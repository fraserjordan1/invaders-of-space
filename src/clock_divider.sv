==> flow/design.v <==
module clock_divider (clk, reset, divided_clocks);
	input logic reset, clk;
	output logic [31:0] divided_clocks = 0;
	always_ff @(posedge clk) begin
		divided_clocks <= divided_clocks + 1;
	end
endmodule
* Step by step through the tools: clock_divider
What the tools print for clock_divider, step after step.
Line numbers count from 1 in the design file above.
Library cell names are shortened.
Not given: -
- Top :: clock_divider
- Clock :: clk
- Cell library :: sky130hd
- Corner :: tt_025C_1v80

* Word-level counts
Source: Yosys, flattened and elaborated, memories not mapped. Widths are those after wreduce; folded enables and synchronous resets count as part of the registers. Registers that Yosys merges into a memory's read port (data or address) are not register bits. Print and check cells do not count. Equal cells are merged and count once.
- Word-level cells :: 2
- Output and inout port bits :: 32
- Flip-flop bits (word level) :: 32
- Input port bits :: 2
- $add $sub $neg :: 1
** Operators with widths (count)
- adder 32 x 1 -> 32 bit (second input constant) :: 1

* Logic depth
Yosys ltp: most cells in a row. Word level: on the elaborated netlist, between registers, memories and ports. Mapped: between sequential cells and ports; inverters and the memories' decode and read muxes count.
- Depth after elaboration :: 1
- ABC_AREA :: 0
- Depth in mapped cells :: 6
- Mapped depth without buffers :: 5

* After synthesis
Yosys stat after the flow's synthesis: flattened, memories mapped to cells. It holds for the ABC_AREA given above (unset counts as 0); a run with the other value may have another netlist.
Totals and module areas in this step are rounded.
- Flip-flop cells :: 32
- Mapped cells :: 127
- Buffer cells :: 4
- Sequential area :: 640.6 um2
- Synthesis area :: 1319 um2
** Cell types
- dfxtp_1 :: count 32, area in all 640.614 um2
- xor2_1 :: count 20, area in all 175.168 um2
- xnor2_1 :: count 10, area in all 87.584 um2
- nor4_2 :: count 5, area in all 62.56 um2
- nand3_1 :: count 10, area in all 50.048 um2
- and4_1 :: count 4, area in all 35.034 um2
- nand2_1 :: count 9, area in all 33.782 um2
- nor4_1 :: count 4, area in all 25.024 um2
- nor2_1 :: count 6, area in all 22.522 um2
- nor4_4 :: count 1, area in all 21.27 um2
- nand3_2 :: count 2, area in all 20.019 um2
- nor3_1 :: count 4, area in all 20.019 um2
- inv_1 :: count 5, area in all 18.768 um2
- nand4_1 :: count 3, area in all 18.768 um2
- and3_1 :: count 2, area in all 12.512 um2
- ha_1 :: count 1, area in all 12.512 um2
- buf_6 :: count 1, area in all 11.261 um2
- or3_4 :: count 1, area in all 11.261 um2
Other cell types: 6; their cells: 7.

* Path before layout
Source: OpenSTA report_checks on the synthesized netlist (no wires, ideal clock, input and output delay 20% of the period each), path of least setup slack; recovery checks are left aside. Register names are those of the netlist, which keeps one name where synthesis merged equal registers.
- Kind :: register to register
- Start point :: register divided_clocks[0]
- End point :: register divided_clocks[24]
- Path delay :: 1668 ps
- Launch time at the first pin :: 0 ps
- Arrival :: 1534 ps
- Stages on the path :: 7
- Period :: 2240 ps
- Data required time :: 2106 ps
- Slack :: 572 ps
- Buffers on the path :: 1
- Setup time :: 134 ps
- Synthesis period reached :: 1668 ps
"path delay" = arrival - input delay + setup time.
"stages on the path": output pins that drive a net of the path, with the launching flip-flop's if there is one; two outputs of one cell count as two.
"synthesis period reached" = period - worst setup slack (recovery checks aside). The figure is calculated, with input and output delays left at 20% of the set period.
The rows between start and end are the longest chain of elaborated cells between them; the timing report does not say that the signal goes this way. Where chains are equally long, one stands for them.
A line is the first line of the expression or statement that the cell stems from. Yosys adds cells for indexed reads and writes and turns some case tables into memories.
- Cells stage by stage :: dfxtp_1 -> ha_1 -> nand3_1 -> or3_1 -> buf_2 -> nor4_1 -> xor2_1
- Length of the longest elaborated chain :: 1
- Elaborated cells on any way between the ends :: 1
- RTL lines with such cells :: 1
- Those cells by class :: add/sub (1)
** RTL lines, path after synthesis
- start, declared :: RTL line 3 : output logic [31:0] divided_clocks = 0;
- start, assigned :: RTL line 5 : divided_clocks <= divided_clocks + 1;
- adder 32 x 1 -> 32 bit :: RTL line 5
- end, assigned :: RTL line 5
- end, declared :: RTL line 3

* Timing after layout
Path of least setup slack in the final report of run 1 (OpenROAD, finished layout, wires in). Where an end is a register, its clock arrival counts in the times.
The report prints the path's times to 10 ps; the period is as set.
- Kind :: register to register
- Start point :: register divided_clocks[6]
- End point :: register divided_clocks[19]
- Launch time at the first pin :: 320 ps
- Stages on the path :: 5
- Period :: 1130 ps
- Data required time :: 1400 ps
- Slack :: -370 ps
- Buffers on the path :: 0
- Arrival :: 1770 ps
- Setup time :: 70 ps
The rows between start and end are the longest chain of elaborated cells between them; the timing report does not say that the signal goes this way. Where chains are equally long, one stands for them.
- Cells stage by stage :: dfxtp_4 -> nand4_1 -> or3_4 -> nor3b_2 -> xor2_1
- Length of the longest elaborated chain :: 1
- Elaborated cells on any way between the ends :: 1
- RTL lines with such cells :: 1
- Those cells by class :: add/sub (1)
** RTL lines, path post-layout
- start, declared :: RTL line 3 : output logic [31:0] divided_clocks = 0;
- start, assigned :: RTL line 5 : divided_clocks <= divided_clocks + 1;
- adder 32 x 1 -> 32 bit :: RTL line 5
- end, assigned :: RTL line 5
- end, declared :: RTL line 3

## Implementation results

Stored flow runs of clock_divider (2 of them; Yosys, OpenROAD, sky130hd). They differ in their settings and are not a sequence. Constraints: input delay and output delay 20% of the set period each, output load 0.01 pF.
"time of the worst setup path" means the part of the period allowed to the worst setup path (the constraints hold back 20% at inputs and 20% at outputs) less its slack; where the path has registers, the arrival times of their clocks count too.
"time of the worst setup path" is known to 10 ps.
Measured values are rounded.

** Run 1
- Settings :: period_ns=1.13; CORE_UTILIZATION=38; SETUP_SLACK_MARGIN=0.2; PLACE_DENSITY=0.85; CELL_PAD_IN_SITES_GLOBAL_PLACEMENT=1; CELL_PAD_IN_SITES_DETAIL_PLACEMENT=0; CTS_CLUSTER_SIZE=31; SLEW_MARGIN=5; MIN_ROUTING_LAYER=met1; CAP_MARGIN=20; CORE_MARGIN=2
- Time of the worst setup path :: 1500 ps
- Worst path kind :: register to register
- Die size :: 3958 um2
- Smallest setup slack :: -375 ps
- Worst-case hold slack :: 470 ps
- Utilization in the final report :: 79.3%
- Setup total negative slack :: -7479 ps
- Cell area after synthesis :: 1319 um2

** Run 2
- Settings :: period_ns=2.02; SETUP_SLACK_MARGIN=-0.13; CAP_MARGIN=20; CORE_MARGIN=2; CORE_UTILIZATION=40; SLEW_MARGIN=20
- Time of the worst setup path :: 1870 ps
- Worst path kind :: register to register
- Die size :: 3772 um2
- Smallest setup slack :: 152 ps
- Worst-case hold slack :: 462 ps
- Utilization in the final report :: 57.3%
- Setup total negative slack :: 0 ps
- Cell area after synthesis :: 1319 um2
